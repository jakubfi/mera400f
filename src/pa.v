==> flow/design.v <==
module bus_a(
	input bac, bab, baa,
	input aa, ab,
	input [0:15] l,
	input [0:15] ic,
	input [0:15] ar,
	input [0:15] ir,
	output [0:15] a
);
	always @ (*) begin
		if (bac) a[0:7] = 8'd0;
		else case ({ab, aa})
			2'b00: a[0:7] = l[0:7];
			2'b01: a[0:7] = ar[0:7];
			2'b10: a[0:7] = ic[0:7];
			2'b11: a[0:7] = l[8:15];
		endcase
		if (bab) a[8:9] = 2'd0;
		else case ({ab, aa})
			2'b00: a[8:9] = l[8:9];
			2'b01: a[8:9] = ar[8:9];
			2'b10: a[8:9] = ic[8:9];
			2'b11: a[8:9] = ir[8:9];
		endcase
		if (baa) a[10:15] = 6'd0;
		else case ({ab, aa})
			2'b00: a[10:15] = l[10:15];
			2'b01: a[10:15] = ar[10:15];
			2'b10: a[10:15] = ic[10:15];
			2'b11: a[10:15] = ir[10:15];
		endcase
	end
endmodule
module ac(
	input clk_sys,
	input c,
	input [0:15] w,
	output reg [0:15] ac
);
	always @ (posedge clk_sys) begin
		if (c) ac <= w;
	end
endmodule
module alu(
	input p16_,
	input [0:15] a,
	input [0:15] ac,
	input saryt,
	input sd, sb,
	input scb, sab,
	input sca, saa,
	output [0:15] f,
	output j$,
	output carry,
	output zsum
);
	wor __NC;
	wire [3:0] g, p;
	wire [3:1] c_;
	wire [3:0] j$1;
	wire carry_;
	alu181 ALU_0_3(
		.a(a[0:3]),
		.b(ac[0:3]),
		.m(~saryt),
		.c_(c_[3]),
		.s({~sd, ~scb, ~sb, ~sab}),
		.f(f[0:3]),
		.g(g[3]),
		.p(p[3]),
		.co_(carry_),
		.eq(j$1[3])
	);
	alu181 ALU_4_7(
		.a(a[4:7]),
		.b(ac[4:7]),
		.m(~saryt),
		.c_(c_[2]),
		.s({~sd, ~scb, ~sb, ~sab}),
		.f(f[4:7]),
		.p(p[2]),
		.g(g[2]),
		.co_(__NC),
		.eq(j$1[2])
	);
	alu181 ALU_8_11(
		.a(a[8:11]),
		.b(ac[8:11]),
		.m(~saryt),
		.c_(c_[1]),
		.s({~sd, ~sca, ~sb, ~saa}),
		.f(f[8:11]),
		.p(p[1]),
		.g(g[1]),
		.co_(__NC),
		.eq(j$1[1])
	);
	alu181 ALU_12_15(
		.a(a[12:15]),
		.b(ac[12:15]),
		.m(~saryt),
		.c_(p16_),
		.s({~sd, ~sca, ~sb, ~saa}),
		.f(f[12:15]),
		.p(p[0]),
		.g(g[0]),
		.co_(__NC),
		.eq(j$1[0])
	);
	carry182 CARRY(
		.g(g),
		.p(p),
		.c_(p16_),
		.c1_(c_[1]),
		.c2_(c_[2]),
		.c3_(c_[3]),
		.op(__NC),
		.og(__NC)
	);
	assign carry = ~carry_;
	assign zsum = ~|f;
	assign j$ = &j$1;
endmodule
module alu181(
	input [3:0] a, b,
	input m,
	input c_,
	input [3:0] s,
	output [3:0] f,
	output g, p,
	output co_,
	output eq
);
	wire [3:0] s0 = {4{s[0]}};
	wire [3:0] s1 = {4{s[1]}};
	wire [3:0] s2 = {4{s[2]}};
	wire [3:0] s3 = {4{s[3]}};
	wire [3:0] u = ~((a) | (b & s0) | (~b & s1));  
	wire [3:0] v = ~((~b & s2 & a) | (b & s3 & a));  
	wire [3:0] w = u ^ v;
	wire [3:0] z;
	assign z[0] = ~(~m &                                                                        c_);
	assign z[1] = ~(~m & ((u[0]) |                                                      (v[0] & c_)));
	assign z[2] = ~(~m & ((u[1]) |                        (u[0] & v[1]) |        (v[1] & v[0] & c_)));
	assign z[3] = ~(~m & ((u[2]) | (v[2] & u[1]) | (v[2] & u[0] & v[1]) | (v[2] & v[1] & v[0] & c_)));
	assign g = ~((u[0] & v[1] & v[2] & v[3]) | (u[1] & v[2] & v[3]) | (u[2] & v[3]) | (u[3]));
	assign p = ~(&v);
	wire g2 = ~(&v & c_);
	assign co_ = ~g2 | ~g;
	assign f = w ^ z;
	assign eq = &f;
endmodule
module ar(
	input clk_sys,
	input p1,
	input m4,
	input l,
	input [0:15] w,
	output arz,
	output reg [0:15] ar
);
	always @ (posedge clk_sys) begin
		if (l) ar <= w;
		else begin
			if (m4) ar <= ar - 3'd4;
			else if (p1) ar <= ar + 1'b1;
		end
	end
	assign arz = ~|ar[0:7];
endmodule
module at(
	input clk_sys,
	input s0, s1,
	input c,
	input sl,
	input [0:15] f,
	output reg [0:15] at
);
	always @ (posedge clk_sys) begin
		if (c) case ({s1, s0})
			2'b00 : at <= at;
			2'b01 : at <= {sl, at[0:14]};
			2'b10 : at <= at;  
			2'b11 : at <= f;
		endcase
	end
endmodule
module carry182(
	input c_,
	input [3:0] g, p,
	output c1_, c2_, c3_,
	output op, og
);
	assign c1_ = ~(                                g[0] & (p[0] | ~c_));
	assign c2_ = ~(                g[1] & (p[1] | (g[0] & (p[0] | ~c_))));
	assign c3_ = ~(g[2] & (p[2] | (g[1] & (p[1] | (g[0] & (p[0] | ~c_))))));
	assign og = g[3] & (p[3] | g[2]) & (p[3] | p[2] | g[1]) & (p[3] | p[2] | p[1] | g[0]);
	assign op = |p;
endmodule
module ic(
	input clk_sys,
	input cu,
	input l,
	input r,
	input [0:15] w,
	output reg [0:15] ic
);
	always @ (posedge clk_sys, posedge r) begin
		if (r) ic <= 16'd0;
		else if (l) ic <= w;
		else if (cu) ic <= ic + 1'b1;
	end
endmodule
module pa(
	input clk_sys,
	input [0:15] ir,
	input [0:15] bus_ki,
	input [0:15] rdt,
	input w_dt,
	input mwa,
	input mwb,
	input mwc,
	input bwa,
	input bwb,
	output [0:15] ddt,
	output [0:15] w,
	input saryt,
	input sab,
	input scb,
	input sb,
	input sd,
	output s0,
	output carry,
	input p16,
	input saa,
	input sca,
	output j$,
	output exx,
	input wx,
	input eat0,
	input axy,
	output at15,
	output exy,
	input w_ac,
	input strob1,
	input strob1b,
	input strob2,
	input strob2b,
	input as2,
	input am1,
	input apb,
	input amb,
	input ap1,
	output s_1,
	output wzi,
	output zs,
	input arm4,
	input w_ar,
	input arp1,
	output arz,
	input icp1,
	input w_ic,
	input off,
	input baa,
	input bab,
	input bac,
	input ab,
	input aa,
	input [0:15] l,
	input barnb,
	input [0:15] kl,
	input ic_ad,
	output [0:15] dad,
	input ar_ad,
	output zga
);
	bus_w BUS_W(
		.mwc(mwc),
		.mwb(mwb),
		.mwa(mwa),
		.bwa(bwa),
		.bwb(bwb),
		.ir(ir),
		.kl(kl),
		.rdt(rdt),
		.ki(bus_ki),
		.at(at),
		.ac(ac),
		.a(a),
		.w(w)
	);
	assign ddt = w_dt ? w : 16'd0;
	wire [0:15] f;
	wire zsum;
	alu ALU(
		.p16_(~p16),
		.a(a),
		.ac(ac),
		.saryt(saryt),
		.sd(sd),
		.sb(sb),
		.scb(scb),
		.sab(sab),
		.sca(sca),
		.saa(saa),
		.f(f),
		.j$(j$),
		.carry(carry),
		.zsum(zsum)
	);
	assign s0 = f[0];
	assign exx = (a[15] & ir[6]) | (a[0] & ~ir[6]);
	wire [0:15] at;
	at REG_AT(
		.clk_sys(clk_sys),
		.s0(wx | as2),
		.s1(as2),
		.c(strob1b),
		.sl(eat0),
		.f(f),
		.at(at)
	);
	assign at15 = at[15];
	assign exy = (at[15] & axy) | (a[0] & ~axy);
	wire strobb = as2 & strob2b;
	wire stroba = ~as2 & strob1b;
	wire ac_clk = w_ac & (stroba | strobb);
	wire [0:15] ac;
	ac REG_AC(
		.clk_sys(clk_sys),
		.c(ac_clk),
		.w(w),
		.ac(ac)
	);
	wire M8_11 = ac[0] ^ a[0];
	wire M8_3 = ~ac[0] ^ a[0];
	wire M7_8 = (~a[0] & am1) | (M8_11 & apb) | (M8_3 & amb) | (a[0] & ap1);
	assign s_1 = ~M7_8 ^ ~carry;
	assign zs = ~s_1 & zsum;
	wire wzi_clk = as2 & strob1b;
	always @ (posedge clk_sys) begin
		if (wzi_clk) wzi <= zs;
	end
	wire ar_load = w_ar & (stroba | strobb);
	wire ar_plus1 = arp1 & stroba;
	wire [0:15] ar;
	ar REG_AR(
		.clk_sys(clk_sys),
		.l(ar_load),
		.p1(ar_plus1),
		.m4(arm4),
		.w(w),
		.arz(arz),
		.ar(ar)
	);
	wire ic_plus1 = icp1 & strob1b;
	wire ic_load = w_ic & (stroba | strobb);
	wire [0:15] ic;
	ic REG_IC(
		.clk_sys(clk_sys),
		.cu(ic_plus1),
		.l(ic_load),
		.r(off),
		.w(w),
		.ic(ic)
	);
	wire [0:15] a;
	bus_a BUS_A(
		.bac(bac),
		.bab(bab),
		.baa(baa),
		.aa(aa),
		.ab(ab),
		.l(l),
		.ir(ir),
		.ar(ar),
		.ic(ic),
		.a(a)
	);
	always @ (*) begin
		case ({ar_ad, ic_ad})
			2'b00 : dad = 16'd0;
			2'b01 : dad = ic;
			2'b10 : dad = ar;
			2'b11 : dad = ic | ar;  
		endcase
	end
	assign zga = (kl[0:15] == {~barnb, dad[1:15]});
endmodule
module bus_w(
	input mwc, mwb, mwa,
	input bwa, bwb,
	input [0:15] ir,
	input [0:15] kl,
	input [0:15] rdt,
	input [0:15] ki,
	input [0:15] at,
	input [0:15] ac,
	input [0:15] a,
	output [0:15] w
);
	always @ (*) begin
		case ({bwb, mwc, mwb, mwa})
			4'b0000 : w[0:7] = a[0:7];
			4'b0001 : w[0:7] = ac[0:7];
			4'b0010 : w[0:7] = at[0:7];
			4'b0011 : w[0:7] = ki[0:7];
			4'b0100 : w[0:7] = 8'd0;
			4'b0101 : w[0:7] = rdt[0:7];
			4'b0110 : w[0:7] = kl[0:7];
			4'b0111 : w[0:7] = ir[0:7];
			default : w[0:7] = 8'd0;  
		endcase
		case ({bwa, mwc, mwb, mwa})
			4'b0000 : w[8:15] = a[8:15];
			4'b0001 : w[8:15] = ac[8:15];
			4'b0010 : w[8:15] = at[8:15];
			4'b0011 : w[8:15] = ki[8:15];
			4'b0100 : w[8:15] = ac[0:7];
			4'b0101 : w[8:15] = rdt[8:15];
			4'b0110 : w[8:15] = kl[8:15];
			4'b0111 : w[8:15] = ir[8:15];
			default : w[8:15] = 8'd0;  
		endcase
	end
endmodule
; ---- From RTL to reports: pa
; Tool output for the design above, in the order of the flow.
; Lines are those of the file above, counted from 1.
; Operators: Yosys type, input widths -> output width; for muxes data width and select width s.
; Cell names lack the library's common part.
; A cell with -- has no value.
[inputs]
design = pa
clock = clk_sys
lib = sky130hd
lib_corner = tt_025C_1v80

; ---- Elaborated design
; Counts by Yosys on the flattened word-level netlist (proc, flatten, opt, wreduce; memories kept). Register bits leave out memories and registers merged into their read ports (data or address). Print and check cells are left out. Cells with the same type and inputs are merged into one.
[bits]
reg_bits = 65
inputBits = 122
output_inout_bits = 59
wordCells = 307
[op_classes]
add_sub_neg = 3
eq_ne = 23
n_mux = 16
logic = 242
reduce_logical = 18
[ops]
columns = op, count
row1 = $and 4x4->4, 24
row2 = $mux 16, 6
row3 = $and 1x1->1, 93
row4 = $pmux 16 s4, 1
row5 = $pmux 8 s8, 1
row6 = $pmux 8 s7, 1
row7 = $or 4x4->4, 12
row8 = $not 4->4, 12
row9 = $or 1x1->1, 47
row10 = $not 1->1, 42
row11 = $add 16x1->16 const B, 2
row12 = $xor 4x4->4, 8
row13 = $pmux 16 s2, 1
row14 = $pmux 8 s4, 1
row15 = $eq 4x3->1 const B, 7
row16 = $pmux 6 s4, 1
row17 = $eq 16x16->1, 1
row18 = $or 16x16->16, 1
row19 = $sub 16x3->16 const B, 1
row20 = $reduce_and 16->1, 1
row21 = $reduce_or 16->1, 1
row22 = $eq 4x2->1 const B, 4
row23 = $reduce_and 4->1, 4
row24 = $eq 2x2->1 const B, 6
row25 = $eq 4x1->1 const B, 2
row26 = $logic_not 4->1, 2
row27 = $reduce_or 8->1, 1
row28 = $pmux 2 s4, 1
; Other operator kinds: 11; their cells: 18.

; ---- Depth
; Longest topological path by Yosys (ltp), each cell counted once; first at word level (registers and memories cut), then after technology mapping (sequential cells cut; the memories' decode and read muxes count).
[depth]
word_depth = 27
ABC_AREA = 0
ltp_mapped = 13
depth_no_buf = 10

; ---- Netlist
; Yosys stat after the flow's synthesis: flattened, memories mapped to cells. It holds for the ABC_AREA given above (unset counts as 0); a run with the other value may have another netlist.
; Totals and module areas in this step are rounded.
[types]
columns = type, count, area_total_um2
row1 = edfxtp_1, 49, 1.47E+03
row2 = mux2i_1, 64, 640.614
row3 = dfrtp_1, 16, 400.384
row4 = xnor2_1, 40, 350.336
row5 = mux2_2, 30, 337.824
row6 = mux4_2, 15, 337.824
row7 = nand2_1, 78, 292.781
row8 = nor2_1, 77, 289.027
row9 = a21oi_1, 45, 225.216
row10 = o21ai_0, 43, 215.206
row11 = xor2_1, 20, 175.168
row12 = a22o_1, 16, 140.134
row13 = clkbuf_1, 37, 138.883
row14 = and2_1, 17, 106.352
row15 = inv_1, 27, 101.347
row16 = nand4_1, 16, 100.096
row17 = nand3_1, 19, 95.091
row18 = nor2b_1, 12, 75.072
; Other cell types: 53; their cells: 154.
[synth_totals]
mapped_cells = 775
area_um2 = 6670
seqArea_um2 = 1870
ff_cells = 65
buffers = 52
; By module: a second synthesis without flattening, with its own total; a netlist apart from the flattened one above.
[unflattened]
hier_cells = 874
area_unflattened_um2 = 7510
; Rows give one instance, submodules left out.
[by_module]
columns = mod, n_inst, n_cells, area_um2, seq_area_um2
row1 = alu181, 4, 70, 443, 0.0
row2 = ar, 1, 146, 1270, 480
row3 = bus_w, 1, 136, 1030, 0.0
row4 = ic, 1, 101, 917, 400
row5 = at, 1, 35, 737, 480
row6 = pa, 1, 78, 671, 30.0
row7 = bus_a, 1, 56, 497, 0.0
row8 = ac, 1, 16, 480, 480
row9 = alu, 1, 14, 72.6, 0.0
row10 = carry182, 1, 12, 66.3, 0.0

; ---- Path before layout
; Source: OpenSTA report_checks on the synthesized netlist (no wires, ideal clock, input and output delay 20% of the period each), path of least setup slack; recovery checks are left aside. Register names are those of the netlist, which keeps one name where synthesis merged equal registers.
[synth_timing]
kind = in2out
start = input port aa
end = output port zs
period_ps = 7200
in_delay_ps = 1440
output_delay_ps = 1440
t_first_pin_ps = 1440
t_arrival_ps = 4374
required_ps = 5760
slack_ps = 1386
path_delay_ps = 2934
path_stages = 12
path_buffers = 2
synth_period_reached_ps = 5814
; "path_delay_ps" = arrival - input delay + setup time.
; At an output port there is no setup time.
; "path_stages": output pins that drive a net of the path, with the launching flip-flop's if there is one; two outputs of one cell count as two.
; "synth_period_reached_ps" is the clock period less the worst setup slack; recovery checks do not enter. This is arithmetic on one report: input and output delays are still those of the set period (20% each).
; Between the ends stands the longest chain of elaborated cells between them, by number of cells; it is not shown to be the way that was timed. Of several equally long chains one is given.
; A line is the first line of the expression or statement that the cell stems from. Yosys adds cells for indexed reads and writes and turns some case tables into memories.
[synth_via]
cell_sequence = buf_6 -> buf_12 -> mux2i_4 -> o22ai_2 -> a222oi_1 -> o21ai_2 -> o2111ai_2 -> nand4_1 -> a211oi_1 -> xor2_1 -> or4_4 -> nor4b_2
elab_chain_cells = 27
cells_between = 205
classes_between = 3 x eq/ne; 6 x mux; 189 x logic; 7 x reduce/logical
[synth_rtl]
columns = item, line
row1 = from (decl), 268  ; input aa,
row2 = $eq 2x2->1, 26  ; else case ({ab, aa})
row3 = $pmux 6 s4, 26
row4 = $mux 6, 25  ; if (baa) a[10:15] = 6'd0;
row5 = $or 4x4->4 (2 in a row), 138  ; wire [3:0] u = ~((a) | (b & s0) | (~b & s1));
row6 = $not 4->4, 138
row7 = $and 1x1->1 (3 in a row), 146  ; assign g = ~((u[0] & v[1] & v[2] & v[3]) | (u[1] & v[2] & v[3]) | (u[2] & v[3]) | (u[3]));
row8 = $or 1x1->1 (3 in a row), 146
row9 = [8 not listed], --
row10 = $or 1x1->1, 143  ; assign z[1] = ~(~m & ((u[0]) | (v[0] & c_)));
row11 = $and 1x1->1, 143
row12 = $not 1->1, 143
row13 = $xor 4x4->4, 150  ; assign f = w ^ z;
row14 = $reduce_or 16->1, 121  ; assign zsum = ~|f;
row15 = $logic_not 1->1, 121
row16 = $and 1x1->1, 339  ; assign zs = ~s_1 & zsum;
row17 = to (decl), 256  ; output zs,

; ---- Timing after layout
; Path of least setup slack in the final report of run 1 (OpenROAD, finished layout, wires in). Where an end is a register, its clock arrival counts in the times.
; The report prints the path's times to 10 ps; the period is as set.
[layout_timing]
kind = in2out
start = input port aa
end = output port zs
period_ps = 7240
in_delay_ps = 1450
output_delay_ps = 1450
t_first_pin_ps = 1450
t_arrival_ps = 4610
required_ps = 5790
slack_ps = 1180
path_stages = 16
path_buffers = 6
; Between the ends stands the longest chain of elaborated cells between them, by number of cells; it is not shown to be the way that was timed. Of several equally long chains one is given.
[layout_via]
cell_sequence = buf_12 -> buf_12 -> buf_12 -> mux2i_4 -> o221ai_4 -> a32oi_2 -> buf_4 -> buf_6 -> nand4_1 -> o21ai_2 -> xor2_1 -> nor3_1 -> nand4_1 -> or4_4 -> nor4b_4 -> buf_2
elab_chain_cells = 27
cells_between = 205
classes_between = 3 x eq/ne; 6 x mux; 189 x logic; 7 x reduce/logical
[layout_rtl]
columns = item, line
row1 = from (decl), 268  ; input aa,
row2 = $eq 2x2->1, 26  ; else case ({ab, aa})
row3 = $pmux 6 s4, 26
row4 = $mux 6, 25  ; if (baa) a[10:15] = 6'd0;
row5 = $or 4x4->4 (2 in a row), 138  ; wire [3:0] u = ~((a) | (b & s0) | (~b & s1));
row6 = $not 4->4, 138
row7 = $and 1x1->1 (3 in a row), 146  ; assign g = ~((u[0] & v[1] & v[2] & v[3]) | (u[1] & v[2] & v[3]) | (u[2] & v[3]) | (u[3]));
row8 = $or 1x1->1 (3 in a row), 146
row9 = [8 not listed], --
row10 = $or 1x1->1, 143  ; assign z[1] = ~(~m & ((u[0]) | (v[0] & c_)));
row11 = $and 1x1->1, 143
row12 = $not 1->1, 143
row13 = $xor 4x4->4, 150  ; assign f = w ^ z;
row14 = $reduce_or 16->1, 121  ; assign zsum = ~|f;
row15 = $logic_not 1->1, 121
row16 = $and 1x1->1, 339  ; assign zs = ~s_1 & zsum;
row17 = to (decl), 256  ; output zs,

; Measured data: module pa, platform sky130hd, 2 stored runs of the flow under differing settings, order arbitrary. Input and output delays are each 20% of the period that was set; the output load is 0.01 pF.
; "worst_path_allowed_less_slack_ps" is the time allowed to the run's worst setup path (the clock period less input and output delay, where it has them) less its slack. Clock arrival times count: a late capture clock shortens it, a late launch clock lengthens it.
; "total_power_mw" is the tool's figure for a default switching activity; nothing was simulated.
; "worst_path_allowed_less_slack_ps" is given in steps of 10 ps.
; The measured numbers are rounded.

[run 1: settings]
period_ns = 7.24
CORE_UTILIZATION = 15
SETUP_SLACK_MARGIN = 1.52
CORE_MARGIN = 2
ABC_AREA = 0
GPL_TIMING_DRIVEN = 0
CAP_MARGIN = 30
SLEW_MARGIN = 20
[run 1: results]
worstSetupSlack_ps = 1180
synth_area_um2 = 6670
total_power_mw = 1.84
design.die.area_um2 = 46200
setupTns_ps = 0
worst_path_allowed_less_slack_ps = 3170
worstPathKind = in2out
holdWs_ps = 589
final_util_pct = 23.4

[run 2: settings]
period_ns = 4.93
CORE_UTILIZATION = 47
SETUP_SLACK_MARGIN = 0.18
PLACE_DENSITY_LB_ADDON = 0.19
CORE_ASPECT_RATIO = 0.78
TNS_END_PERCENT = 80
CTS_CLUSTER_DIAMETER = 275
SLEW_MARGIN = 35
CAP_MARGIN = 20
CORE_MARGIN = 2
[run 2: results]
holdWs_ps = 592
final_util_pct = 73.6
setupTns_ps = -110
total_power_mw = 2.71
worst_path_allowed_less_slack_ps = 3070
worstPathKind = in2out
design.die.area_um2 = 15200
synth_area_um2 = 6670
worstSetupSlack_ps = -110
