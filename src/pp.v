==> flow/design.v <==
module decoder16(
	input en1, en2,
	input [0:3] i,
	output [0:15] o
);
	always @ (*) begin
		case ({~en1, ~en2, i})
			6'h0: o <= 16'b1000000000000000;
			6'h1: o <= 16'b0100000000000000;
			6'h2: o <= 16'b0010000000000000;
			6'h3: o <= 16'b0001000000000000;
			6'h4: o <= 16'b0000100000000000;
			6'h5: o <= 16'b0000010000000000;
			6'h6: o <= 16'b0000001000000000;
			6'h7: o <= 16'b0000000100000000;
			6'h8: o <= 16'b0000000010000000;
			6'h9: o <= 16'b0000000001000000;
			6'ha: o <= 16'b0000000000100000;
			6'hb: o <= 16'b0000000000010000;
			6'hc: o <= 16'b0000000000001000;
			6'hd: o <= 16'b0000000000000100;
			6'he: o <= 16'b0000000000000010;
			6'hf: o <= 16'b0000000000000001;
			default: o <= 16'b0000000000000000;
		endcase
	end
endmodule
module dok(
	input clk_sys,
	input rin,
	input zw,
	input int_ext,
	output dok_trig,
	output dok
);
	localparam IDLE = 2'd0;
	localparam TRIG = 2'd1;
	localparam DOK	= 2'd2;
	reg [1:0] state;
	always @ (posedge clk_sys) begin
		case (state)
			IDLE: if (~zw & rin & int_ext) state <= TRIG;
			TRIG: state <= DOK;
			DOK:  if (~rin) state <= IDLE;
		endcase
	end
	assign dok_trig = (state == TRIG);
	assign dok = (state == DOK) & rin;
endmodule
module pp(
	input clk_sys,
	input w_rm,
	input zer,
	input ck_rz_w,
	input zerrz,
	input przerw,
	input rpa,
	input ir14,
	input ir15,
	input wx,
	input sin,
	input rin,
	input zw,
	input zgpn,
	output przerw_z,
	output irq,
	input clm,
	input strob1,
	input strob1b,
	input k1,
	input i1,
	input i2,
	input i4,
	input pout,
	input oprq,
	input b_parz,
	input b_p0,
	input zegar,
	input xi,
	input fi0,
	input fi1,
	input fi2,
	input fi3,
	input [0:15] w,
	output [0:15] bus_rz,
	output [0:9] rs,
	input [0:15] rdt,
	output dok,
	output [0:15] dad
);
	wire clm$ = clm | (strob1 & i4);
	wire clrs = strob1b & w_rm;
	rm RM(
		.clk_sys(clk_sys),
		.clm$(clm$),
		.clrs(clrs),
		.zi(zi),
		.w(w),
		.rs(rs)
	);
	wire M104_12 = wx & sin & strob1;
	wire soft_high = ir14 & M104_12;
	wire soft_low = ir15 & M104_12;
	wire [0:31] IRQ = {
		pout,			 
		b_parz,		 
		b_p0,			 
		rz4,			 
		rpa,			 
		zegar,		 
		xi,				 
		fi0,			 
		fi1,			 
		fi2,			 
		fi3,			 
		1'b0,			 
		zk[0:15],	 
		oprq,			 
		rz29,			 
		soft_high, 
		soft_low	 
	};
	wire [0:31] INT_SYNC = {
		w[0:11],		 
		16'b0, 			 
		w[12:15]		 
	};
	wire ck_rzwm = strob1 & ck_rz_w;
	wire ck_rzz = strob1 & i2;
	wire [0:31] RZ_CLK = {
		{12{ck_rzwm}},
		{16{ck_rzz}},
		{4{ck_rzwm}}
	};
	wire _0_rzw = clm | zerrz;
	wire _0_rzz = clm | k1;
	wire M94_3 = _0_rzw | (M104_12 & ~ir14 & ~ir15);
	wire [0:31] RZ_RESET = {
		{12{_0_rzw}},
		{16{_0_rzz}},
		{2{_0_rzw}},
		{2{M94_3}}
	};
	wire [0:31] IMASK = {
		1'b1,				 
		rs[0:3],		 
		{7{rs[4]}},	 
		{2{rs[5]}},	 
		{2{rs[6]}},	 
		{6{rs[7]}},	 
		{6{rs[8]}},	 
		{4{rs[9]}}	 
	};
	wire ez_rpz = i1 & przerw;
	wire [0:9] zi = {
		PRIO_OUT[1],
		PRIO_OUT[2],
		PRIO_OUT[3],
		PRIO_OUT[4],
		PRIO_OUT[11],
		PRIO_OUT[13],
		PRIO_OUT[15],
		PRIO_OUT[21],
		PRIO_OUT[27],
		1'b1
	};
	wire [0:31] PRIO_OUT;
	wire [0:31] PRIO_IN = {
		zer,
		PRIO_OUT[0:30]
	};
	wire [0:31] __rz;
	assign bus_rz = {
		__rz[0:11],
		__rz[28:31]
	};
	wire [0:31] sz;
	wire [0:31] rp;
	genvar j;
	generate
		for (j=0 ; j<32 ; j=j+1) begin : GEN_RZ_RP
			rzrp RZ_RP(
				.clk_sys(clk_sys),
				.imask(IMASK[j]),				 
				.irq(IRQ[j]),						 
				.w(INT_SYNC[j]),				 
				.rz_c(RZ_CLK[j]),				 
				.rz_r(RZ_RESET[j]),			 
				.rp_c(ez_rpz),					 
				.prio_in(PRIO_IN[j]),		 
				.rz(__rz[j]),						 
				.sz(sz[j]),							 
				.rp(rp[j]),							 
				.prio_out(PRIO_OUT[j])	 
			);
		end
	endgenerate
	assign irq = |sz;  
	assign przerw_z = zi[8] & ~zi[4];
	wire int_chan = ~rdt[15] & zgpn;  
	wire int_cpu = rdt[15];  
	wire int_ext = int_chan | int_cpu;
	wire dok_trig;
	dok DOK(
		.clk_sys(clk_sys),
		.rin(rin),
		.zw(zw),
		.int_ext(int_ext),
		.dok_trig(dok_trig),
		.dok(dok)
	);
	wire rz29 = dok_trig & rdt[15] & rdt[0];
	wire rz4 = dok_trig & rdt[15] & ~rdt[0];
	wire [0:15] zk;
	decoder16 DEC_ZK(
		.en1(int_chan),
		.en2(dok_trig),
		.i(rdt[11:14]),
		.o(zk)
	);
	wire npbd = rp[24] | rp[25] | rp[26] | rp[27] | rp[28] | rp[29] | rp[30] | rp[31];
	wire npbc = rp[20] | rp[21] | rp[22] | rp[23] | rp[28] | rp[29] | rp[30] | rp[31];
	wire npbb = rp[18] | rp[19] | rp[22] | rp[23] | rp[26] | rp[27] | rp[30] | rp[31];
	wire npba = rp[17] | rp[19] | rp[21] | rp[23] | rp[25] | rp[27] | rp[29] | rp[31];
	wire npad = rp[ 8] | rp[ 9] | rp[10] | rp[11] | rp[12] | rp[13] | rp[14] | rp[15];
	wire npac = rp[ 4] | rp[ 5] | rp[ 6] | rp[ 7] | rp[12] | rp[13] | rp[14] | rp[15];
	wire npab = rp[ 2] | rp[ 3] | rp[ 6] | rp[ 7] | rp[10] | rp[11] | rp[14] | rp[15];
	wire npaa = rp[ 1] | rp[ 3] | rp[ 5] | rp[ 7] | rp[ 9] | rp[11] | rp[13] | rp[15];
	wire npe = ~zi[6];
	wire npd = npbd ^ npad;  
	wire npc = npbc ^ npac;  
	wire npb = npbb ^ npab;  
	wire npa = npba ^ npaa;  
	wire np = npd ^ npc;
	wire nk_ad = i2 & zw;
	wire pzwi4 = przerw & zw & i4;
	assign dad[0:3] = 'd0;
	assign dad[4] = nk_ad;
	assign dad[5:10] = 'd0;
	assign dad[11] = (pzwi4 & npe) | (nk_ad & np);
	assign dad[12] = (pzwi4 & npd) | (nk_ad & ~npc);
	assign dad[13] = (pzwi4 & npc) | (nk_ad & npb);
	assign dad[14] = (pzwi4 & npb) | (nk_ad & npa);
	assign dad[15] = (pzwi4 & npa);
endmodule
module rm(
	input clk_sys,
	input clm$,
	input clrs,
	input [0:9] zi,
	input [0:15] w,
	output reg [0:9] rs
);
	genvar num;
	generate
		for (num=0 ; num<10 ; num=num+1) begin : REG_RM
			wire rm_reset = zi[num] & clm$;
			always @ (posedge clk_sys, posedge rm_reset) begin
				if (rm_reset) rs[num] <= 1'b0;
				else if (clrs) rs[num] <= w[num];
			end
		end
	endgenerate
endmodule
module rzrp(
	input clk_sys,
	input imask,		 
	input irq,			 
	input w,				 
	input rz_c,			 
	input rz_r,			 
	input rp_c,			 
	input prio_in,	 
	output rz,			 
	output sz,			 
	output rp,			 
	output prio_out	 
);
	assign sz = rz & imask;
	always @ (posedge clk_sys, posedge irq) begin
		if (irq) rz <= 1'b1;
		else if (rz_r) rz <= 1'b0;
		else if (rz_c) case ({w, rp})
			2'b00 : rz <= rz;
			2'b01 : rz <= 1'b0;
			2'b10 : rz <= 1'b1;
			2'b11 : rz <= ~rz;
		endcase
	end
	always @ (posedge clk_sys, posedge prio_in) begin
		if (prio_in) rp <= 1'b0;
		else if (rp_c) rp <= sz;
	end
	assign prio_out = rp | prio_in;
endmodule
**Reports on pp**

Tool output for the design above, in the order of the flow.
Line numbers count from 1 in the design file above.
Cell names lack the library's common part.
A cell with n/a has no value.

- Top module: pp
- Clock port: clk_sys
- Cell library: sky130hd
- Library corner: tt_025C_1v80

**After elaboration**

Source: Yosys, flattened and elaborated, memories not mapped. Widths are those after wreduce. Registers that Yosys merges into a memory's read port (data or address) are not register bits. Print and check cells do not count. Equal cells are merged and count once.
Yosys's memory passes give these memory sizes; they may raise the number of words (mostly to a power of two), join words into wider ones and drop unused or constant bits.

- Equal/unequal tests: 83
- Mux-type cells: 98
- Bitwise gates (word level): 199
- Reduce/logical cells: 72

Operators by type and width:

| cell | number |
|---|---|
| 1-bit bitwise OR | 96 |
| 1-bit two-way mux | 78 |
| 1-bit AND | 71 |
| 2-bit zero test | 34 |
| 2-bit equality test with constant B | 33 |
| 2-bit != test with constant B | 32 |
| 2-bit AND reduction | 32 |
| 1-bit parallel mux with 3-bit select | 16 |
| 2-bit by 1-bit equality test with 1-bit output with constant B | 17 |
| 32-bit OR reduction | 1 |
| 1-bit inverter | 27 |
| 16-bit two-way mux | 1 |
| 2-bit nonzero test | 3 |
| 2-bit parallel mux with 3-bit select | 1 |
| 1-bit bitwise XOR | 5 |
| 2-bit two-way mux | 2 |
| 3-bit AND reduction | 1 |
| 3-bit nonzero test | 1 |
| 2-bit by 1-bit != test with 1-bit output with constant B | 1 |

- Flip-flop bits (word level): 76
- Bits in read-only memories: 256
- Memories: 1
- Bits of input ports: 63
- Output and inout bits: 45
- Cells after elaboration: 528

Memories:

| memory | words | width | read ports | wr ports | line | source |
|---|---|---|---|---|---|---|
| (no name shown) | 16 | 16 | 1 | 0 | 7 | `case ({~en1, ~en2, i})` |

**Logic depth**

Longest topological path by Yosys (ltp), each cell counted once; first at word level (registers and memories cut), then after technology mapping (sequential cells cut; the memories' decode and read muxes count).

- Word-level depth: 31
- ABC_AREA: 0
- Mapped depth: 8
- Mapped depth without buffers: 8

**Synthesis result**

Source: synth_stat.txt of the flow (Yosys; design flattened, memories mapped). It holds for the ABC_AREA given above (unset counts as 0); a run with the other value may have another netlist.

Cells by type:

| cell | number |
|---|---|
| dfrtp_1 | 42 |
| dfstp_2 | 31 |
| nand2_1 | 124 |
| buf_4 | 37 |
| o21ai_0 | 36 |
| a21oi_1 | 33 |
| mux2_2 | 11 |
| nor4_1 | 17 |
| a311oi_1 | 12 |
| nor2_1 | 28 |
| dfxtp_1 | 4 |
| clkbuf_1 | 21 |
| inv_1 | 20 |
| nor4_4 | 3 |
| and2_1 | 7 |
| nor3_1 | 7 |
| xor2_1 | 4 |
| nand3_1 | 6 |

Not listed: further types 26, cells in them 41.

- Cells in the netlist: 484
- Chip area (Yosys): 4,162.7 µm²
- Sequential area: 1,945.6 µm²
- Mapped flip-flops: 77

The figures by module come from a second, unflattened synthesis with its own total; it is not the netlist above.

- Cell total of the unflattened synthesis: 542
- Area (unflattened synthesis): 4,800.9 µm²

Rows give one instance, submodules left out.

Modules:

| module | times used | cells | area (µm²) | sequential area (µm²) |
|---|---|---|---|---|
| rzrp | 32 | 12 | 110.1 | 51.3 |
| pp | 1 | 94 | 605.6 | 0.0 |
| rm | 1 | 32 | 454.2 | 250.2 |
| decoder16 | 1 | 23 | 116.4 | 0.0 |
| dok | 1 | 9 | 101.3 | 60.1 |

**Worst setup path after synthesis**

OpenSTA on the mapped netlist: ideal clock, no wires. The path of least setup slack (recovery checks aside). Input and output delay are each 20% of the period. Register names are those of the netlist, which keeps one name where synthesis merged equal registers.

- Path kind: input-to-output
- From: input zer
- To: output przerw_z
- Period: 2,720 ps
- External input delay: 544 ps
- External output delay: 544 ps
- Time at the first pin: 544 ps
- Data arrival time: 1,892 ps
- Setup slack: 284 ps
- Delay of the path: 1,348 ps
- Stages on the path: 8
- Synthesis period reached: 2,436 ps

"delay of the path" is the arrival time less input delay plus setup time.
At an output port there is no setup time.
"stages on the path": output pins that drive a net of the path, with the launching flip-flop's if there is one; two outputs of one cell count as two.
"synthesis period reached" = period - worst setup slack (recovery checks aside). The figure is calculated, with input and output delays left at 20% of the set period.
The rows between start and end are the longest chain of elaborated cells between them; the timing report does not say that the signal goes this way. Where chains are equally long, one stands for them.
A line is the first line of the expression or statement that the cell stems from. Yosys adds cells for indexed reads and writes and turns some case tables into memories.

- Path through: nor3_2 > nand2b_1 > inv_2 > nand4b_4 > nand2b_4 > or4_4 > inv_2 > nor2_1
- Length of the longest elaborated chain: 29
- Elaborated cells between the ends (all ways): 30
- RTL lines with such cells: 2

RTL lines, path post-synthesis:

| what | line | source |
|---|---|---|
| start, declared | 53 | `input zer,` |
| 1-bit bitwise OR (28 in a row) | 294 | `assign prio_out = rp \| prio_in;` |
| 1-bit AND | 199 | `assign przerw_z = zi[8] & ~zi[4];` |
| end, declared | 65 | `output przerw_z,` |

**Timing after layout**

Path of least setup slack in the final report of entry B (OpenROAD, finished layout, wires in). Where an end is a register, its clock arrival counts in the times.
The report prints the path's times to 10 ps; the period is as set.

- Path kind: reg-to-output
- From: register GEN_RZ_RP[4].RZ_RP.rp
- To: output przerw_z
- Period: 1,520 ps
- External output delay: 300 ps
- Time at the first pin: 370 ps
- Data arrival time: 2,260 ps
- Setup slack: -1,050 ps
- Stages on the path: 9

The rows between start and end are the longest chain of elaborated cells between them; the timing report does not say that the signal goes this way. Where chains are equally long, one stands for them.

- Path through: dfrtp_2 > nor4_4 > buf_4 > nand4b_4 > nand2b_4 > or4_4 > inv_2 > nor2_1 > buf_2
- Length of the longest elaborated chain: 25
- Elaborated cells between the ends (all ways): 26
- RTL lines with such cells: 2

RTL lines, path after layout:

| what | line | source |
|---|---|---|
| start, declared | 276 | `output rp,` |
| start, assigned | 291 | `if (prio_in) rp <= 1'b0;` |
| start, assigned | 292 | `else if (rp_c) rp <= sz;` |
| 1-bit bitwise OR (24 in a row) | 294 | `assign prio_out = rp \| prio_in;` |
| 1-bit AND | 199 | `assign przerw_z = zi[8] & ~zi[4];` |
| end, declared | 65 | `output przerw_z,` |

Subject: flow runs of pp

Hi,

Settings and measured results of 2 stored flow runs for module pp (sky130hd), not sorted in any way. The constraints put input and output delay at 20% of the set period each and load the outputs with 0.01 pF.
"reached clock period" is the run's clock period less its worst setup slack. It is reckoned from that one timing run; input and output delays stay at 20% of the period that was set.
"total power after layout": no workload was simulated; the value follows from the tool's default switching activity.
Among the settings, . means not set for that run.
Among the results, . means that no value is shown for the run.

| name | entry A | entry B |
|---|---|---|
| period_ns | 1.71 | 1.52 |
| CORE_UTILIZATION | 42 | 40 |
| PLACE_DENSITY_LB_ADDON | 0.25 | . |
| CELL_PAD_IN_SITES_GLOBAL_PLACEMENT | 1 | . |
| CELL_PAD_IN_SITES_DETAIL_PLACEMENT | 2 | . |
| TNS_END_PERCENT | 80 | . |
| CTS_CLUSTER_SIZE | 39 | . |
| CTS_CLUSTER_DIAMETER | 137 | . |
| SLEW_MARGIN | 0 | 20 |
| MIN_ROUTING_LAYER | met2 | . |
| CAP_MARGIN | 20 | 20 |
| CORE_MARGIN | 2 | 2 |
| utilization in the final report | . | 0.631 |
| worst setup slack after layout (ps) | . | -1,048 |
| total power after layout (mW) | . | 5.450 |
| full die area (µm²) | . | 11,239.2 |
| reached clock period (ps) | . | 2,568 |
| area of the standard cells in the finished layout (µm²) | . | 6,456.2 |
| mapped cell area after synthesis (µm²) | . | 4,162.7 |

Entry A: not finished: placement ended with error DPL-0033

Regards
